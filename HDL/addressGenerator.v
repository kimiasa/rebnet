==> flow/design.v <==
parameter weight_levels = 2;
parameter binary_input_levels = 2;
parameter binary_output_levels = 2;
parameter Twidth = 24;
parameter popcount_width = 16;
parameter simd_width = 32; 
parameter synopseFold = 18;
parameter weight_address = 12;
parameter input_address = 12;
parameter output_channels = 1;
module Address_Generator
#(parameter
synopseFold = 18,
address_width = 12 
)
(
  input clk,
  input rst,
  input nextCntIn, 
  input [address_width-1:0] baseAddress, 
  output [address_width-1:0] outAddress,
  output done,
  output finishCnt 
);
reg [address_width-1:0] counter;
reg finish,cntDone;
always @(posedge clk) 
    begin 
		if (rst) begin
			counter <= 0; 
			finish <= 0;
			cntDone <= 0;
		end
		else begin
			if(nextCntIn) begin
					counter <= counter + 1;
					if((counter - baseAddress) == (synopseFold - 1)) begin
						counter <= 0;
						finish <= 1;
						cntDone <= 0;
					end
					else cntDone <= 1;
			end
			else begin 
				cntDone <= 0;
				finish <=0;
			end
		end
    end
  assign outAddress = counter+baseAddress;
  assign finishCnt = finish;
  assign done = cntDone;
endmodule
---- Reports on Address_Generator ----
What the tools print for Address_Generator, step after step.
Line numbers count from 1 in the design file above.
Library cell names are shortened.
Not given: --
design
  design top .............................. Address_Generator
  clock port .............................. clk
  cell library ............................ sky130hd
  corner .................................. tt_025C_1v80

---- Word-level counts ----
Source: Yosys, flattened and elaborated, memories not mapped. Widths are those after wreduce. Registers that Yosys merges into a memory's read port (data or address) are not register bits. Print and check cells do not count. Equal cells are merged and count once.
cells by class
  $add $sub $neg .......................... 3
  $mul .................................... 0
  div/mod/pow operators ................... 0
  order comparisons ....................... 0
  eq/ne operators ......................... 1
  shift operators ......................... 0
  mux-type cells .......................... 2
  bitwise logic cells ..................... 1
  reductions and logical operators ........ 1
operator list
  operator                                                           count
  32-bit by 5-bit == test with 1-bit output (second input constant)  1
  12-bit by 12-bit subtractor with 13-bit output                     1
  12-bit by 1-bit adder with 12-bit output (second input constant)   1
  12-bit adder                                                       1
  12-bit two-way mux                                                 1
  2-bit OR reduction                                                 1
  1-bit NOT                                                          1
  1-bit two-way mux                                                  1
bit counts
  register bits after elaboration ......... 14
  bits in latches ......................... 0
  memory bits (writable) .................. 0
  ROM bits ................................ 0
  word width x clocked read ports ......... 0
  memory cells ............................ 0
  output and inout port bits .............. 14

---- Longest topological paths ----
Longest topological path by Yosys (ltp), each cell counted once; first at word level (registers and memories cut), then after technology mapping (sequential cells cut; the memories' decode and read muxes count).
depth
  depth after elaboration ................. 3
  ABC_AREA ................................ 0
  mapped depth ............................ 10
  depth with buffers taken out ............ 10

---- Netlist ----
Source: synth_stat.txt of the flow (Yosys; design flattened, memories mapped). It holds for the ABC_AREA given above (unset counts as 0); a run with the other value may have another netlist.
The area totals of this step are shown rounded.
synthesis totals
  mapped cells ............................ 229
  chip area (Yosys) ....................... 0.00177 mm²
  flip-flops .............................. 14
  buffer cells ............................ 8
cell types
  cell type  count  total area (µm²)
  ha_1       24     300.288
  dfxtp_1    14     280.269
  inv_1      28     105.101
  xor2_1     12     105.101
  xnor2_1    11     96.342
  nor2_1     22     82.579
  o21ai_0    15     75.072
  a21oi_1    8      40.038
  fa_1       2      40.038
  nand3_1    8      40.038
  nand2_1    10     37.536
  nor3_1     7      35.034
  a31oi_1    5      31.28
  buf_2      6      30.029
  o41ai_4    1      27.526
  a221oi_4   1      26.275
  o31a_1     3      26.275
  nand4_1    4      25.024
Not listed: further types 34, cells in them 48.

---- Worst setup path after synthesis ----
Path of least setup slack by OpenSTA after synthesis, without wires, with an ideal clock, recovery checks aside; 20% of the period is set as input and as output delay. Where synthesis merged equal registers, the netlist keeps one of their names.
timing path after synthesis
  path type ............................... in2out
  from .................................... input port baseAddress[4]
  to ...................................... output port outAddress[11]
  clock period ............................ 3570 ps
  output delay ............................ 714 ps
  arrival time ............................ 2528 ps
  path slack .............................. 328 ps
  delay of the path ....................... 1814 ps
  driving pins on the path ................ 9
  path buffers ............................ 1
  synthesis period reached ................ 3242 ps
"delay of the path" is the arrival time less input delay plus setup time.
At an output port there is no setup time.
"driving pins on the path": output pins that drive a net of the path, with the launching flip-flop's if there is one; two outputs of one cell count as two.
"synthesis period reached" = period - worst setup slack (recovery checks aside). The figure is calculated, with input and output delays left at 20% of the set period.
Between the ends stands the longest chain of elaborated cells between them, by number of cells; it is not shown to be the way that was timed. Of several equally long chains one is given.
A line is the first line of the expression or statement that the cell stems from. Yosys adds cells for indexed reads and writes and turns some case tables into memories.
between the ends, after synthesis
  cells stage by stage .................... inv_1 > ha_1 > buf_2 > inv_1 > o31a_1 > and4_1 > a221o_1 > o41ai_1 > xor2_1
  cells in the longest elaborated chain ... 1
  elaborated cells between the ends (all ways) .. 1
  source lines of those cells ............. 1
RTL lines, path after synthesis
  item          line  source
  from (decl)   20    input [address_width-1:0] baseAddress,
  12-bit adder  50    assign outAddress = counter+baseAddress;
  to (decl)     21    output [address_width-1:0] outAddress,

Ticket comment

Module Address_Generator, platform sky130hd: 2 stored runs of the flow (Yosys, OpenROAD) with differing settings, in no particular order. Input and output delays are each 20% of the period that was set; the output load is 0.01 pF.

---- flow run A ----
settings
  period_ns = 2.99
  CORE_UTILIZATION = 61
  PLACE_DENSITY = 0.73
  CELL_PAD_IN_SITES_DETAIL_PLACEMENT = 1
  GPL_TIMING_DRIVEN = 0
  CTS_CLUSTER_SIZE = 99
  CTS_CLUSTER_DIAMETER = 80
  CAP_MARGIN = 10
  SLEW_MARGIN = 25
  MIN_ROUTING_LAYER = met1
  MAX_ROUTING_LAYER = met5
  CORE_MARGIN = 2
results
  no final report: placement broke off with DPL-0033

---- flow run B ----
settings
  period_ns = 2.71
  CORE_UTILIZATION = 52
  SETUP_SLACK_MARGIN = 0.13
  PLACE_DENSITY_LB_ADDON = 0.29
  CORE_ASPECT_RATIO = 1.22
  CORE_MARGIN = 7
  CELL_PAD_IN_SITES_GLOBAL_PLACEMENT = 0
  CELL_PAD_IN_SITES_DETAIL_PLACEMENT = 2
  GPL_TIMING_DRIVEN = 1
  CTS_CLUSTER_SIZE = 54
  CTS_CLUSTER_DIAMETER = 65
  CAP_MARGIN = 20
  SLEW_MARGIN = 20
results
  no final report: placement broke off with a tool error
